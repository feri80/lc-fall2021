==> flow/design.v <==
`timescale 1ns / 1ps
module dff(
	input d,
	input rst,
	input c,
	output reg q
    );
	always @(posedge c or posedge rst)
		begin
			if(rst == 1)
				q = 0;
			else 
				q = d;
		end
endmodule
`timescale 1 ns/1 ns
module fsm (
	input            rst ,
	input 		     rqst,
	input            clk ,
	input            confirm ,
	input  [3:0]     pass_data ,
	output reg       en_left ,
	output reg       en_right ,
	output reg [3:0] dout,
	output reg [2:0] state
);
	always @(posedge clk or posedge rst)
	begin
		if(rst == 1)
			begin
				en_left = 0;
				en_right = 0;
				dout = 4'b0000;
				state = 3'b000;
			end
		else
			case(state)
				3'b000:   
					if(rqst == 1)
						begin
							state = 3'b001;
							en_left = 0;
							en_right = 0;	
						end
				3'b001:   
					if(rqst == 0)
						begin
							state = 3'b000;
							en_left = 0;
							en_right = 0;
						end
					else if(confirm == 1)
						begin
							if(pass_data == 4'b1111)
								state = 3'b101;
							else
								state = 3'b111;
						end
				3'b101:   
					begin
						if(rqst == 0)
							state = 3'b000;
						else if(confirm == 1)
							state = 3'b110;
					end
				3'b111:   
					if(rqst == 0)
						state = 3'b000;
				3'b110:	 
					if(rqst == 0)
						state = 3'b000;
					else
						begin
							dout = pass_data;
							en_left = pass_data[0];  
							en_right = ~pass_data[0];  
						end
			endcase
	end
endmodule
`timescale 1 ns/1 ns
module register (
	input        rst ,
	input        clk ,
	input        en ,
	input  [3:0] din ,
	output [3:0] qout
);
	dff df0(din[0], rst, clk & en, qout[0]);
	dff df1(din[1], rst, clk & en, qout[1]);
	dff df2(din[2], rst, clk & en, qout[2]);
	dff df3(din[3], rst, clk & en, qout[3]);
endmodule
`timescale 1 ns/1 ns
module system (
	input        rst ,
	input        rqst,
	input        clk,
	input  		 confirm,
	input  [3:0] din ,
	output en_left,
	output en_right,
	output [3:0] fsmdout,
	output [3:0] dout_left ,
	output [3:0] dout_right,
	output [2:0] state
);
	fsm fsm1(rst , rqst, clk, confirm, din, en_left, en_right, fsmdout, state);
	register left(rst, clk, en_left, fsmdout, dout_left);
	register right(rst, clk, en_right, fsmdout, dout_right);
endmodule
**Tool chain data of system**

Tool output for the design above, in the order of the flow.
Line numbers count from 1 in the design file above.
Operators carry their Yosys type and port widths (W data, S select, Z words).
Library cell names are shortened.
A cell with n/a has no value.

- Design top: system
- Clock port: clk
- Standard-cell library: sky130hd
- Timing corner: tt_025C_1v80

**Elaborated design**

Source: Yosys, flattened and elaborated, memories not mapped. Widths are those after wreduce. Registers that Yosys merges into a memory's read port (data or address) are not register bits. Print and check cells do not count. Equal cells are merged and count once.

- Equality and inequality tests: 11
- Reductions and logical operators: 7
- Mux-type cells: 14
- Bitwise operators: 3

Operators by type and width:

| kind | number |
|---|---|
| $mux W3 | 6 |
| $pmux W3 S4 | 1 |
| $eq A3 B3 Y1 const B | 3 |
| $ne A2 B2 Y1 const B | 4 |
| $ne A3 B3 Y1 const B | 2 |
| $pmux W1 S3 | 2 |
| $reduce_and A5 Y1 | 1 |
| $reduce_bool A5 Y1 | 1 |
| $eq A4 B4 Y1 const B | 1 |
| $reduce_and A4 Y1 | 1 |
| $mux W1 | 4 |
| $eq A3 B1 Y1 const B | 1 |
| $logic_not A3 Y1 | 1 |
| $reduce_bool A3 Y1 | 1 |
| $and A1 B1 Y1 | 2 |
| $reduce_and A2 Y1 | 1 |
| $reduce_or A2 Y1 | 1 |
| $mux W2 | 1 |
| $not A1 Y1 | 1 |

- Output and inout bits: 17
- Bits of input ports: 8
- Elaborated cells: 47
- Flip-flop bits (word level): 17

**Longest topological paths**

Depth = most cells in a row (Yosys ltp): at word level without a register or memory, in the mapped netlist without a sequential cell, where the memories' decode and read muxes count.

- Depth after elaboration: 5
- ABC_AREA: 0
- Depth in mapped cells: 4
- Mapped depth without buffers: 3

**Netlist**

The flow's flattened synthesis, as Yosys stat reports it; memories are mapped. The netlist is that of the ABC_AREA named above (0 if unset); the other value can give another one.

Cell types:

| type | number | area in all (µm²) |
|---|---|---|
| dfrtp_1 | 17 | 425.408 |
| buf_4 | 12 | 90.086 |
| mux2_2 | 4 | 45.043 |
| a22o_1 | 3 | 26.275 |
| nand4b_4 | 1 | 23.773 |
| a21o_2 | 2 | 17.517 |
| and2_1 | 2 | 12.512 |
| nand2b_1 | 2 | 12.512 |
| and4b_2 | 1 | 11.261 |
| inv_1 | 3 | 11.261 |
| a21oi_1 | 2 | 10.01 |
| o2bb2ai_1 | 1 | 8.758 |
| xnor2_1 | 1 | 8.758 |
| o211ai_1 | 1 | 7.507 |
| clkbuf_2 | 1 | 5.005 |
| nand3_1 | 1 | 5.005 |
| o21ai_0 | 1 | 5.005 |
| nor2_1 | 1 | 3.754 |

- Flip-flops: 17
- Sequential part of the area: 425.4 µm²
- Cell area after synthesis: 729.4 µm²
- Cell count: 56
- Buffer cells: 13

By module: a second synthesis without flattening, with its own total; a netlist apart from the flattened one above.

- Cell total of the unflattened synthesis: 60
- Area (unflattened synthesis): 705.7 µm²

Each row is one instance without its submodules.

Modules:

| module | times used | cells | area (µm²) | seq. area (µm²) |
|---|---|---|---|---|
| fsm | 1 | 42 | 462.9 | 225.2 |
| dff | 8 | 2 | 28.8 | 25.0 |
| register | 2 | 1 | 6.3 | 0.0 |
| system | 1 | 0 | 0.0 | 0.0 |

FLOW RESULTS
============

Record of 2 stored runs of the RTL-to-layout flow on system, platform sky130hd. The runs are unordered. Constraints: input delay and output delay 20% of the set period each, output load 0.01 pF.
By "period reached" is meant the clock period of the run minus its worst setup slack. This is arithmetic on one report: input and output delays are still those of the set period (20% each).
"time on the worst setup path": the worst setup path's part of the clock period (all of it between registers, 20% less for each end at a port) less its slack. A launch clock that arrives late makes it longer, a capture clock that arrives late makes it shorter.
By "power" is meant OpenSTA's value without simulated activity: inputs other than the clock are taken to toggle once in ten clock periods, and the tool carries that through the logic.

### Run A

Settings: `period_ns=0.841`, `CAP_MARGIN=20`, `CORE_MARGIN=2`, `CORE_UTILIZATION=40`, `SLEW_MARGIN=20`

- Full die area: 2181.4 µm²
- Period reached: 1.314 ns
- Power: 1309 uW
- Standard-cell area after layout: 1131.1 µm²
- Time on the worst setup path: 1.15 ns
- Kind of the worst setup path: register to output
- Setup slack of the critical path: -0.473 ns
- Chip area after synthesis (Yosys): 729.4 µm²

### Run B

Settings: `period_ns=2.03`, `CORE_UTILIZATION=25`, `SETUP_SLACK_MARGIN=-0.02`, `PLACE_DENSITY=0.61`, `CELL_PAD_IN_SITES_GLOBAL_PLACEMENT=2`, `ABC_AREA=1`, `GPL_ROUTABILITY_DRIVEN=1`, `CAP_MARGIN=0`, `CORE_MARGIN=2`, `SLEW_MARGIN=20`

- Setup slack of the critical path: 0.137 ns
- Period reached: 1.893 ns
- Power: 972.7 uW
- Chip area after synthesis (Yosys): 758.2 µm²
- Standard-cell area after layout: 1098.5 µm²
- Full die area: 3489.3 µm²
- Time on the worst setup path: 1.49 ns
- Kind of the worst setup path: register to output
